==> flow/design.v <==
module cnt10(
  output reg [3:0] q,
  output max,
  input inc,
  input CLK,
  input RSTN
  );
  always @(posedge CLK or negedge RSTN)
  begin
    if (!RSTN) begin
      q <= 0;
    end
    else begin
      if (inc) begin
        if (q == 9) begin
          q <= 0;
        end
        else begin
          q <= q+1;
        end
      end
    end
  end
  assign max = (inc == 1 && q == 9) ? 1 : 0;
endmodule
module cnt500 (
  output [3:0] q_high,
  output [3:0] q_low,
  output [4:0] q_ph,
  input start,
  input stop,
  input CLK,
  input RSTN
  );
  wire max_low;
  phase phase (
    .q(q_ph),
    .start(start),
    .stop(stop),
    .CLK(CLK),
    .RSTN(RSTN));
  cnt10 cnt10_low (
    .q(q_low),
    .max(max_low),
    .inc(q_ph[4]),
    .CLK(CLK),
    .RSTN(RSTN));
  cnt10 cnt10_high (
    .q(q_high),
    .max(),
    .inc(max_low),
    .CLK(CLK),
    .RSTN(RSTN));
endmodule
module phase(
  output reg [4:0] q,
  input start,
  input stop,
  input CLK,
  input RSTN
  );
  always @(posedge CLK or negedge RSTN)
  begin
    if (!RSTN) begin
      q <= 0;
    end
    else begin
      casex ({q,start,stop})
      7'b00000_1_x: q <= 5'b00001;
      7'b00001_x_x: q <= 5'b00010;
      7'b00010_x_x: q <= 5'b00100;
      7'b00100_x_x: q <= 5'b01000;
      7'b01000_x_x: q <= 5'b10000;
      7'b10000_x_0: q <= 5'b00001;
      7'b10000_x_1: q <= 5'b00000;
      endcase
    end
  end
endmodule
# Step by step through the tools: cnt500
# Tool output for the design above, in the order of the flow.
# Line numbers count from 1 in the design file above.
# Cell names lack the library's common part.
setup:
  top: "cnt500"
  clock: "CLK"
  library: "sky130hd"
  corner: "tt_025C_1v80"

# After elaboration
# Counts by Yosys on the flattened word-level netlist (proc, flatten, opt, wreduce; memories kept). Register bits leave out memories and registers merged into their read ports (data or address). Print and check cells are left out. Cells with the same type and inputs are merged into one.
bits:
  ff_bits: 13
op_classes:
  add_sub_neg: 2
  equal: 9
  muxes: 4
  n_reduce_logical: 3
ops:
  columns: ["cell", "n"]
  rows:
  - ["parallel mux 5 bit (select 6 bit)", 1]
  - ["== test 6 bit (second input constant)", 2]
  - ["adder 4 x 1 -> 4 bit (second input constant)", 2]
  - ["== test 4 bit (second input constant)", 2]
  - ["two-way mux 4 bit", 2]
  - ["== test 6 x 1 -> 1 bit (second input constant)", 1]
  - ["nonzero test 6 bit", 1]
  - ["== test 5 x 1 -> 1 bit (second input constant)", 1]
  - ["== test 5 x 2 -> 1 bit (second input constant)", 1]
  - ["== test 5 x 3 -> 1 bit (second input constant)", 1]
  - ["== test 5 x 4 -> 1 bit (second input constant)", 1]
  - ["OR reduction 2 bit", 1]
  - ["logical AND 1 bit", 1]
  - ["two-way mux 1 bit", 1]

# Longest topological paths
# Yosys ltp: most cells in a row. Word level: on the elaborated netlist, between registers, memories and ports. Mapped: between sequential cells and ports; inverters and the memories' decode and read muxes count.
logic_depth:
  depth_word: 3
  ABC_AREA: 1
  mapped_depth: 7

# Mapped cells and area
# Yosys stat after the flow's synthesis: flattened, memories mapped to cells. It holds for the ABC_AREA given above (unset counts as 0); a run with the other value may have another netlist.
# The area totals of this step are shown rounded.
types:
  columns: ["type", "n", "type_area_um2"]
  rows:
  - ["dfrtp_1", 13, 325.312]
  - ["nand2_1", 15, 56.304]
  - ["nand3_1", 10, 50.048]
  - ["inv_1", 12, 45.043]
  - ["nor2_1", 12, 45.043]
  - ["nand4_1", 4, 25.024]
  - ["nand4_4", 1, 21.27]
  - ["nor2_2", 3, 18.768]
  - ["xor2_2", 1, 16.266]
  - ["a21oi_1", 3, 15.014]
  - ["nor2_4", 1, 11.261]
  - ["o21ai_0", 2, 10.01]
  - ["xnor2_1", 1, 8.758]
  - ["xor2_1", 1, 8.758]
  - ["buf_4", 1, 7.507]
  - ["nor3b_1", 1, 7.507]
  - ["o211ai_1", 1, 7.507]
  - ["nand2_2", 1, 6.256]
# Not listed: further types 2, cells in them 2.
mapped:
  mapped_cells: 85
  yosys_area_mm2: 0.0006944
  seqArea_mm2: 0.0003253
  ff_cells: 13
  n_buf: 1

# Timing after synthesis
# Path of least setup slack by OpenSTA after synthesis, without wires, with an ideal clock, recovery checks aside; 20% of the period is set as input and as output delay. Where synthesis merged equal registers, the netlist keeps one of their names.
synth_path:
  path_kind: "register -> register"
  from: "reg phase.q[0]"
  to: "reg phase.q[3]"
  tclk_ns: 1.63
  setup_ns: 0.118
  arrival_time_ns: 1.012
  t_required_ns: 1.512
  path_slack_ns: 0.500
  path_delay_ns: 1.130
  driving_pins: 7
  n_path_buf: 0
  period_less_setup_slack_ns: 1.13
# "path_delay_ns" = arrival - input delay + setup time.
# "driving_pins": output pins that drive a net of the path, with the launching flip-flop's if there is one; two outputs of one cell count as two.
# "period_less_setup_slack_ns" is the clock period less the worst setup slack; recovery checks do not enter. This is arithmetic on one report: input and output delays are still those of the set period (20% each).
# The rows between start and end are the longest chain of elaborated cells between them; the timing report does not say that the signal goes this way. Where chains are equally long, one stands for them.
# Each line given opens the expression or statement behind the cell; cells for indexed reads and writes are added by Yosys, which also makes memories of some case tables.
# At most two assigning lines are given for a register; there are more.
synth_between:
  cell_sequence: "dfrtp_1 nor2_1 nand2_1 a21oi_1 nor2_2 nand3_1 nand2_1"
  elab_chain_cells: 3
  cells_between: 10
  lines_between: 1
synth_rtl:
  columns: ["item", "line_no", "text"]
  rows:
  - ["from (decl)", 56, "output reg [4:0] q,"]
  - ["from (assign)", 65, "q <= 0;"]
  - ["from (assign)", 69, "7'b00000_1_x: q <= 5'b00001;"]
  - ["== test 6 x 1 -> 1 bit", 68, "casex ({q,start,stop})"]
  - ["OR reduction 2 bit", null, null]
  - ["parallel mux 5 bit (select 6 bit)", 68, null]
  - ["to (assign)", 69, null]
  - ["to (assign)", 70, "7'b00001_x_x: q <= 5'b00010;"]
  - ["to (decl)", 56, null]

# Path in the finished layout
# Path of least setup slack in the final report of flow run A (OpenROAD, finished layout, wires in). Where an end is a register, its clock arrival counts in the times.
layout_path:
  path_kind: "register -> register"
  from: "reg phase.q[3]"
  to: "reg phase.q[0]"
  tclk_ns: 1.19
  setup_ns: 0.10
  arrival_time_ns: 1.40
  t_required_ns: 1.35
  path_slack_ns: -0.05
  driving_pins: 7
  n_path_buf: 0
# The rows between start and end are the longest chain of elaborated cells between them; the timing report does not say that the signal goes this way. Where chains are equally long, one stands for them.
# At most two assigning lines are given for a register; there are more.
layout_between:
  cell_sequence: "dfrtp_2 nor2_4 nand3_1 nor2_1 nor2_2 nand3_1 nand2_1"
  elab_chain_cells: 3
  cells_between: 10
  lines_between: 1
layout_rtl:
  columns: ["item", "line_no", "text"]
  rows:
  - ["from (decl)", 56, "output reg [4:0] q,"]
  - ["from (assign)", 65, "q <= 0;"]
  - ["from (assign)", 69, "7'b00000_1_x: q <= 5'b00001;"]
  - ["== test 6 x 1 -> 1 bit", 68, "casex ({q,start,stop})"]
  - ["OR reduction 2 bit", null, null]
  - ["parallel mux 5 bit (select 6 bit)", 68, null]
  - ["to (assign)", 69, null]
  - ["to (assign)", 70, "7'b00001_x_x: q <= 5'b00010;"]
  - ["to (decl)", 56, null]

==> runs of cnt500 <==
Stored flow runs of cnt500 (2 of them; Yosys, OpenROAD, sky130hd). They differ in their settings and are not a sequence. Constraints: input delay and output delay 20% of the set period each, output load 0.01 pF.
"clock_period_reached_ns" is the run's clock period less its worst setup slack. It is reckoned from that one timing run; input and output delays stay at 20% of the period that was set.
Measured values are rounded.

--- flow run A ---
==> flow/run.sh <==
#!/bin/bash
# the make line also repeats the synthesis and layout settings of config.mk as NAME=value (left out here)
make -C /OpenROAD-flow-scripts/flow DESIGN_CONFIG=/design/flow/config.mk WORK_HOME=/design/flow/orfs CLKGATE_MAP_FILE= finish
==> flow/config.mk <==
export PLATFORM = sky130hd
export DESIGN_NAME = cnt500
export DESIGN_NICKNAME = cnt500
export VERILOG_FILES = /design/flow/design.v
export SDC_FILE = /design/flow/constraint.sdc
export NUM_CORES = 4
export LEC_CHECK = 0
export ABC_AREA = 1
export CAP_MARGIN = 20
export CORE_MARGIN = 9
export CORE_UTILIZATION = 38
export CTS_CLUSTER_DIAMETER = 190
export CTS_CLUSTER_SIZE = 41
export GPL_ROUTABILITY_DRIVEN = 1
export HOLD_SLACK_MARGIN = 0.14
export MIN_ROUTING_LAYER = met1
export PLACE_DENSITY = 0.81
export SETUP_SLACK_MARGIN = 0.1
export SLEW_MARGIN = 30
==> flow/constraint.sdc <==
create_clock -name core_clock -period 1.19 [get_ports {CLK}]
set_input_delay 0.2380 -clock core_clock [delete_from_list [all_inputs] [get_ports {CLK}]]
set_output_delay 0.2380 -clock core_clock [all_outputs]
set_load 0.01 [all_outputs]

==> results, as YAML <==
results:
  timing.setup.tns_ns: -0.156
  finalUtil_pct: 64.1
  synth_area_mm2: 0.0006944
  clock_period_reached_ns: 1.240
  total_die_area_mm2: 0.003691
  timing.setup.ws_ns: -0.050

--- flow run B ---
==> flow/run.sh <==
#!/bin/bash
# the make line also repeats the synthesis and layout settings of config.mk as NAME=value (left out here)
make -C /OpenROAD-flow-scripts/flow DESIGN_CONFIG=/design/flow/config.mk WORK_HOME=/design/flow/orfs CLKGATE_MAP_FILE= finish
==> flow/config.mk <==
export PLATFORM = sky130hd
export DESIGN_NAME = cnt500
export DESIGN_NICKNAME = cnt500
export VERILOG_FILES = /design/flow/design.v
export SDC_FILE = /design/flow/constraint.sdc
export NUM_CORES = 4
export LEC_CHECK = 0
export CAP_MARGIN = 0
export CELL_PAD_IN_SITES_DETAIL_PLACEMENT = 1
export CORE_MARGIN = 2
export CORE_UTILIZATION = 70
export CTS_CLUSTER_DIAMETER = 42
export CTS_CLUSTER_SIZE = 88
export GPL_TIMING_DRIVEN = 1
export PLACE_DENSITY_LB_ADDON = 0.0
export SLEW_MARGIN = 20
export TNS_END_PERCENT = 5
==> flow/constraint.sdc <==
create_clock -name core_clock -period 1.36 [get_ports {CLK}]
set_input_delay 0.2720 -clock core_clock [delete_from_list [all_inputs] [get_ports {CLK}]]
set_output_delay 0.2720 -clock core_clock [all_outputs]
set_load 0.01 [all_outputs]

==> results, as YAML <==
outcome: "unfinished; error PDN-0185 in floorplanning"
